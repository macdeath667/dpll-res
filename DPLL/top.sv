==> flow/design.v <==
module DPLL
(
	input wire reset_i,
	input wire clk_i,
	input wire  signal_i,
	output wire signal_o
);
	wire signalB;
	wire forwarding;
	wire slowing;
	wire negativeShift;
	wire positiveShift;
	wire phasedSignal;
	assign signal_o = signalB;
	PhaseDetector detector
	(
		.reset_i(reset_i),
		.clk_i(clk_i),  
		.signalA_i(signal_i),
		.signalB_i(signalB),
		.forwarding_o(forwarding),
		.slowing_o(slowing)
	);
	SerialLoopFilter filter
	(
		.reset_i(reset_i),
		.clk_i(clk_i),
		.forwarding_i(forwarding),
		.slowing_i(slowing),
		.negativeShift_o(negativeShift),
		.positiveShift_o(positiveShift)
	);
	PhaseController phaseController
	(
		.reset_i(reset_i),
		.clk_i(clk_i),
		.negativeShift_i(negativeShift),
		.positiveShift_i(positiveShift),
		.phasedSignal_o(phasedSignal)
	);
	FreqDivider divider
	(
		.reset_i(reset_i),
		.clk_i(clk_i),
		.input_i(phasedSignal),
		.bypass_i(1'b1),
		.divFactor_i(7'd10),
		.divided_o(signalB)
	);
endmodule
module FreqDivider
(
	input wire reset_i,
	input wire clk_i,
	input wire input_i,
	input wire bypass_i,
	input wire [7:0] divFactor_i,
	output wire divided_o
);
	reg divided;
	assign divided_o = bypass_i ? input_i : divided;
	reg match;
	reg [7:0] counter;
	assign match = (counter == (divFactor_i - 8'b1));
	always_ff @(posedge clk_i or negedge reset_i)
	begin
		if (!reset_i)
		begin
			divided <= '0;
			counter <= '0;
		end
		else if (!bypass_i)
		begin
			if (match)
			begin
				counter <= '0;
				divided <= !divided;
			end
			else
				counter <= counter + 8'b1;
		end
	end
endmodule
module KGB
(
	input wire reset_i,
	input wire clk_i,
	input wire increment_i,
	input wire decrement_i,
	input wire [7:0] initialValue_i,
	output wire triggeredMax_o,
	output wire triggeredMin_o
);
	localparam maxValue = 8'd127;
	localparam minValue = -8'd127;
	wire loadNewValue;
	wire [7:0] counter;
	assign triggeredMax_o = (counter == maxValue);
	assign triggeredMin_o = (counter == minValue);
	assign loadNewValue = triggeredMax_o || triggeredMin_o;
	ReversiveCounter reversiveCounter
	(
		.reset_i(reset_i),
		.clk_i(clk_i),
		.increment_i(increment_i),
		.decrement_i(decrement_i),
		.loadNewValue_i(loadNewValue),
		.loadingValue_i(initialValue_i),
		.value_o(counter)
	);
endmodule
module PhaseController
(
	input wire reset_i,
	input wire clk_i,
	input wire positiveShift_i,
	input wire negativeShift_i,
	output reg phasedSignal_o
);
	wire [6:0] counter;
	reg [6:0] loadingValue;
	reg counterOverflowFlag;
	ReversiveCounter resetCounter
	(
		.reset_i(reset_i),
		.clk_i(clk_i),
		.increment_i('1),
		.decrement_i('0),
		.loadNewValue_i(counterOverflowFlag),
		.loadingValue_i(loadingValue),
		.value_o(counter)
	);
	assign counterOverflowFlag = (counter == 8'h3F);
	always_ff @(posedge clk_i or negedge reset_i)
	begin
		if (!reset_i)
		begin
			phasedSignal_o <= '0;
			loadingValue <= '0;
		end
		else if (clk_i)
		begin
			if (counterOverflowFlag)
				phasedSignal_o <= !phasedSignal_o;
			if (positiveShift_i)
				loadingValue <= loadingValue + 8'hFF;
			else if (negativeShift_i)
				loadingValue <= loadingValue + 8'h1;
		end
	end
endmodule
module PhaseDetector
(
	input wire reset_i,
	input wire clk_i,
	input wire signalA_i,
	input wire signalB_i,
	output reg forwarding_o,
	output reg slowing_o
);
	wire isInputDifferent = signalA_i ^ signalB_i;
	always_ff @(posedge clk_i or negedge reset_i)
	begin
		if (reset_i == 1'b0)  
		begin
			forwarding_o <= 1'b0;
			slowing_o <= 1'b0;
		end
		else if (clk_i == 1'b1)
		begin
			forwarding_o <= isInputDifferent & signalB_i;
			slowing_o <= isInputDifferent & signalA_i;
		end
	end
endmodule
module ReversiveCounter
(
	input wire reset_i,
	input wire clk_i,
	input wire increment_i,
	input wire decrement_i,
	input wire loadNewValue_i,
	input wire [7:0] loadingValue_i,
	output wire [7:0] value_o
);
	reg [7:0] value;
	assign value_o = value;
	always_ff @(posedge clk_i or negedge reset_i)
	begin
		if (!reset_i)
			value <= '0;
		else if (clk_i)
		begin
			if (loadNewValue_i)
				value <= loadingValue_i;
			else if (increment_i && !decrement_i)
				value <= value + 8'b1;
			else if (!increment_i && decrement_i)
				value <= value + 8'hff;  
		end
	end
endmodule
module SerialLoopFilter
(
	input wire reset_i,
	input wire clk_i,
	input wire forwarding_i,
	input wire slowing_i,
	output reg positiveShift_o,
	output reg negativeShift_o
);
	wire resetValueIncrement;
	wire resetValueDecrement;
	wire [7:0] resetValue;
	KGB kgbM
	(
		.reset_i(reset_i),
		.clk_i(clk_i),
		.increment_i(forwarding_i),
		.decrement_i(slowing_i),
		.initialValue_i('0),
		.triggeredMax_o(resetValueIncrement),
		.triggeredMin_o(resetValueDecrement)
	);
	ReversiveCounter resetCounter
	(
		.reset_i(reset_i),
		.clk_i(clk_i),
		.increment_i(resetValueIncrement),
		.decrement_i(resetValueDecrement),
		.loadNewValue_i('0),
		.loadingValue_i('0),
		.value_o(resetValue)
	);
	KGB kgbN
	(
		.reset_i(reset_i),
		.clk_i(clk_i),
		.increment_i(forwarding_i),
		.decrement_i(slowing_i),
		.initialValue_i(resetValue),
		.triggeredMax_o(positiveShift_o),
		.triggeredMin_o(negativeShift_o)
	);
endmodule
module top
(
	input wire reset_i,
	input wire clk_i,
	input wire  signal_i,
	output wire signal_o
);
	DPLL dpll(.*);
endmodule
# [Step by step through the tools: top]
# Tool output for the design above, in the order of the flow.
# Line numbers count from 1 in the design file above.
# Library cell names are shortened.
# A cell with n/a has no value.
[inputs] top_module="top" clock_port="clk_i" library="sky130hd" lib_corner="tt_025C_1v80"

# [Word-level counts]
# Counts by Yosys on the flattened word-level netlist (proc, flatten, opt, wreduce; memories kept). Register bits leave out memories and registers merged into their read ports (data or address). Print and check cells are left out. Cells with the same type and inputs are merged into one.
[word_totals] regBits=42 latchBits=0 ram_bits=0 romBits=0 clocked_rd_ports_x_width=0 memories=0 in_bits=3 out_inout_bits=1 wordCells=51
[classes] add_sub_neg=9 multipliers=0 div_mod_pow=0 cmp=0 eq_ne=5 shifts=0 muxes=11 n_logic=3 reduce_logical=15
[ops] cell="8-bit two-way mux" n=9
[ops] cell="8-bit by 1-bit adder with 8-bit output (second input constant)" n=4
[ops] cell="8-bit adder (second input constant)" n=3
[ops] cell="8-bit by 7-bit equality test with 1-bit output (second input constant)" n=2
[ops] cell="8-bit equality test (second input constant)" n=2
[ops] cell="7-bit two-way mux" n=2
[ops] cell="7-bit by 1-bit adder with 7-bit output (second input constant)" n=1
[ops] cell="7-bit by 6-bit equality test with 1-bit output (second input constant)" n=1
[ops] cell="7-bit adder (second input constant)" n=1
[ops] cell="3-bit nonzero test" n=2
[ops] cell="1-bit zero test" n=5
[ops] cell="1-bit logical AND" n=4
[ops] cell="2-bit nonzero test" n=2
[ops] cell="1-bit bitwise AND" n=2
[ops] cell="1-bit logical OR" n=2
[ops] cell="1-bit XOR" n=1

# [Logic depth]
# Yosys ltp: most cells in a row. Word level: on the elaborated netlist, between registers, memories and ports. Mapped: between sequential cells and ports; inverters and the memories' decode and read muxes count.
[logic_depth] depth_word=5 abc_area=0 depth_mapped=12 ltp_nobuf=12

# [Mapped cells and area]
# The flow's flattened synthesis, as Yosys stat reports it; memories are mapped. The netlist is that of the ABC_AREA named above (0 if unset); the other value can give another one.
[types] cell="dfrtp_1" n=41 type_area_um2=1.03E+03
[types] cell="ha_1" n=28 type_area_um2=350.336
[types] cell="xnor2_1" n=18 type_area_um2=157.651
[types] cell="nand2_1" n=31 type_area_um2=116.362
[types] cell="o21ai_0" n=23 type_area_um2=115.11
[types] cell="a21oi_1" n=21 type_area_um2=105.101
[types] cell="xor2_1" n=10 type_area_um2=87.584
[types] cell="fa_1" n=4 type_area_um2=80.077
[types] cell="mux2_2" n=7 type_area_um2=78.826
[types] cell="mux2i_1" n=6 type_area_um2=60.058
[types] cell="nor2_1" n=15 type_area_um2=56.304
[types] cell="inv_1" n=14 type_area_um2=52.55
[types] cell="o21a_1" n=6 type_area_um2=45.043
[types] cell="a21o_1" n=5 type_area_um2=37.536
[types] cell="and2_1" n=6 type_area_um2=37.536
[types] cell="nor2b_1" n=5 type_area_um2=31.28
[types] cell="a211oi_1" n=4 type_area_um2=30.029
[types] cell="a211oi_2" n=2 type_area_um2=25.024
# Not listed: further types 26, cells in them 47.
[synth_totals] stdcells=293 synth_area_um2=2807.7 seq_area_um2=1026.0 ffs=41 buffers=7
# By module: a second synthesis without flattening, with its own total; a netlist apart from the flattened one above.
[hier_totals] hier_cells=479 area_unflattened_um2=4265.3
# Rows give one instance, submodules left out.
[by_module] mod="ReversiveCounter" instances=4 n_cells=79 area_um2=693.2 seq_area_um2=200.2
[by_module] mod="FreqDivider" instances=1 n_cells=78 area_um2=745.7 seq_area_um2=225.2
[by_module] mod="PhaseController" instances=1 n_cells=64 area_um2=575.6 seq_area_um2=200.2
[by_module] mod="KGB" instances=2 n_cells=7 area_um2=47.5 seq_area_um2=0.0
[by_module] mod="PhaseDetector" instances=1 n_cells=4 area_um2=65.1 seq_area_um2=50.0
[by_module] mod="DPLL" instances=1 n_cells=2 area_um2=7.5 seq_area_um2=0.0
[by_module] mod="SerialLoopFilter" instances=1 n_cells=1 area_um2=3.8 seq_area_um2=0.0
[by_module] mod="top" instances=1 n_cells=0 area_um2=0.0 seq_area_um2=0.0

# [Worst setup path after synthesis]
# Path of least setup slack by OpenSTA after synthesis, without wires, with an ideal clock, recovery checks aside; 20% of the period is set as input and as output delay. Where synthesis merged equal registers, the netlist keeps one of their names.
[synth_timing] kind="reg-to-reg" from="register dpll.filter.kgbM.reversiveCounter.value[3]" to="register dpll.filter.resetCounter.value[7]" tclk_ns=5.0 setup_time_ns=0.080 t_first_pin_ns=0.000 arrival_time_ns=2.635 required_ns=4.920 setup_slack_ns=2.285 path_delay_ns=2.715 stages=13 path_buffers=0 period_less_setup_slack_ns=2.715
# "path_delay_ns" = arrival - input delay + setup time.
# "stages": output pins that drive a net of the path, with the launching flip-flop's if there is one; two outputs of one cell count as two.
# "period_less_setup_slack_ns" is the clock period less the worst setup slack; recovery checks do not enter. This is arithmetic on one report: input and output delays are still those of the set period (20% each).
# Between the ends stands the longest chain of elaborated cells between them, by number of cells; it is not shown to be the way that was timed. Of several equally long chains one is given.
# Each line given opens the expression or statement behind the cell; cells for indexed reads and writes are added by Yosys, which also makes memories of some case tables.
# A register here has more assigning lines than the two given.
[synth_via] cell_sequence="dfrtp_1 nand4_1 or4_1 inv_1 ha_1 inv_1 ha_1 a211oi_1 nor2_1 o221a_1 o21a_1 o21ai_1 xnor2_1" elab_chain_cells=5 cells_between=9 lines_between=4 classes_between="2 x eq/ne; 2 x mux; 5 x reduce/logical"
[synth_rtl] element="start, declared" line_no=186 text="reg [7:0] value;"
[synth_rtl] element="start, assigned" line_no=195 text="value <= loadingValue_i;"
[synth_rtl] element="start, assigned" line_no=197 text="value <= value + 8'b1;"
[synth_rtl] element="8-bit by 7-bit equality test with 1-bit output" line_no=98 text="assign triggeredMax_o = (counter == maxValue);"
[synth_rtl] element="1-bit zero test" line_no=198 text="else if (!increment_i && decrement_i)"
[synth_rtl] element="1-bit logical AND" line_no=198
[synth_rtl] element="8-bit two-way mux" line_no=198
[synth_rtl] element="8-bit two-way mux" line_no=196 text="else if (increment_i && !decrement_i)"
[synth_rtl] element="end, assigned" line_no=195
[synth_rtl] element="end, assigned" line_no=197
[synth_rtl] element="end, declared" line_no=186

# [Path in the finished layout]
# From the final timing report of record 1: the path of least setup slack in the routed layout; clock arrival at registers is part of the times.
[layout_timing] kind="reg-to-reg" from="register dpll.filter.kgbM.reversiveCounter.value[6]" to="register dpll.filter.resetCounter.value[7]" tclk_ns=3.08 setup_time_ns=0.07 t_first_pin_ns=0.28 arrival_time_ns=3.02 required_ns=3.30 setup_slack_ns=0.28 stages=13 path_buffers=0
# Between the ends stands the longest chain of elaborated cells between them, by number of cells; it is not shown to be the way that was timed. Of several equally long chains one is given.
# A register here has more assigning lines than the two given.
[layout_via] cell_sequence="dfrtp_1 nand4_1 or4_1 inv_1 ha_2 inv_2 ha_1 a211oi_2 nor2_1 o221a_1 o21a_1 o21ai_1 xnor2_1" elab_chain_cells=5 cells_between=9 lines_between=4 classes_between="2 x eq/ne; 2 x mux; 5 x reduce/logical"
[layout_rtl] element="start, declared" line_no=186 text="reg [7:0] value;"
[layout_rtl] element="start, assigned" line_no=195 text="value <= loadingValue_i;"
[layout_rtl] element="start, assigned" line_no=197 text="value <= value + 8'b1;"
[layout_rtl] element="8-bit by 7-bit equality test with 1-bit output" line_no=98 text="assign triggeredMax_o = (counter == maxValue);"
[layout_rtl] element="1-bit zero test" line_no=198 text="else if (!increment_i && decrement_i)"
[layout_rtl] element="1-bit logical AND" line_no=198
[layout_rtl] element="8-bit two-way mux" line_no=198
[layout_rtl] element="8-bit two-way mux" line_no=196 text="else if (increment_i && !decrement_i)"
[layout_rtl] element="end, assigned" line_no=195
[layout_rtl] element="end, assigned" line_no=197
[layout_rtl] element="end, declared" line_no=186

Stored flow runs of top (2 of them; Yosys, OpenROAD, sky130hd). They differ in their settings and are not a sequence. Constraints: input delay and output delay 20% of the set period each, output load 0.01 pF.
"period_reached_ns": clock period set for the run, less the worst setup slack. It is reckoned from that one timing run; input and output delays stay at 20% of the period that was set.
"timing.worst_path_ns" means the part of the period allowed to the worst setup path (the constraints hold back 20% at inputs and 20% at outputs) less its slack; where the path has registers, the arrival times of their clocks count too.
By "design_power_mw" is meant OpenSTA's value without simulated activity: inputs other than the clock are taken to toggle once in ten clock periods, and the tool carries that through the logic.

[flow] record 1: files
==> flow/run.sh <==
#!/bin/bash
# the make line also repeats the synthesis and layout settings of config.mk as NAME=value (left out here)
make -C /OpenROAD-flow-scripts/flow DESIGN_CONFIG=/design/flow/config.mk WORK_HOME=/design/flow/orfs CLKGATE_MAP_FILE= finish
==> flow/config.mk <==
export PLATFORM = sky130hd
export DESIGN_NAME = top
export DESIGN_NICKNAME = top
export VERILOG_FILES = /design/flow/design.v
export SDC_FILE = /design/flow/constraint.sdc
export NUM_CORES = 4
export LEC_CHECK = 0
export CAP_MARGIN = 20
export CORE_MARGIN = 2
export CORE_UTILIZATION = 52
export SLEW_MARGIN = 20
==> flow/constraint.sdc <==
create_clock -name core_clock -period 3.08 [get_ports {clk_i}]
set_input_delay 0.6160 -clock core_clock [delete_from_list [all_inputs] [get_ports {clk_i}]]
set_output_delay 0.6160 -clock core_clock [all_outputs]
set_load 0.01 [all_outputs]

[flow] record 1: metrics
[metrics] synthArea_um2 = 2807.7
[metrics] total_die_area_um2 = 6003.1
[metrics] final_stdcell_area_um2 = 3047.9
[metrics] finish.utilization_frac = 0.589
[metrics] final_setup_ws_ns = 0.283
[metrics] total_negative_slack_ns = 0.000
[metrics] design_power_mw = 2.700
[metrics] period_reached_ns = 2.797
[metrics] timing.worst_path_ns = 2.80
[metrics] worstPathKind = reg-to-reg

[flow] record 2: files
==> flow/run.sh <==
#!/bin/bash
# the make line also repeats the synthesis and layout settings of config.mk as NAME=value (left out here)
make -C /OpenROAD-flow-scripts/flow DESIGN_CONFIG=/design/flow/config.mk WORK_HOME=/design/flow/orfs CLKGATE_MAP_FILE= finish
==> flow/config.mk <==
export PLATFORM = sky130hd
export DESIGN_NAME = top
export DESIGN_NICKNAME = top
export VERILOG_FILES = /design/flow/design.v
export SDC_FILE = /design/flow/constraint.sdc
export NUM_CORES = 4
export LEC_CHECK = 0
export CAP_MARGIN = 20
export CELL_PAD_IN_SITES_DETAIL_PLACEMENT = 1
export CORE_ASPECT_RATIO = 1.38
export CORE_MARGIN = 2
export CORE_UTILIZATION = 25
export GPL_TIMING_DRIVEN = 1
export MIN_ROUTING_LAYER = met2
export PLACE_DENSITY_LB_ADDON = 0.21
export SETUP_SLACK_MARGIN = 0.87
export SLEW_MARGIN = 20
export TNS_END_PERCENT = 80
==> flow/constraint.sdc <==
create_clock -name core_clock -period 4.78 [get_ports {clk_i}]
set_input_delay 0.9560 -clock core_clock [delete_from_list [all_inputs] [get_ports {clk_i}]]
set_output_delay 0.9560 -clock core_clock [all_outputs]
set_load 0.01 [all_outputs]

[flow] record 2: metrics
[metrics] synthArea_um2 = 2807.7
[metrics] total_die_area_um2 = 12105.5
[metrics] final_stdcell_area_um2 = 3161.8
[metrics] finish.utilization_frac = 0.288
[metrics] final_setup_ws_ns = 1.768
[metrics] total_negative_slack_ns = 0.000
[metrics] design_power_mw = 1.901
[metrics] period_reached_ns = 3.012
[metrics] timing.worst_path_ns = 3.01
[metrics] worstPathKind = reg-to-reg
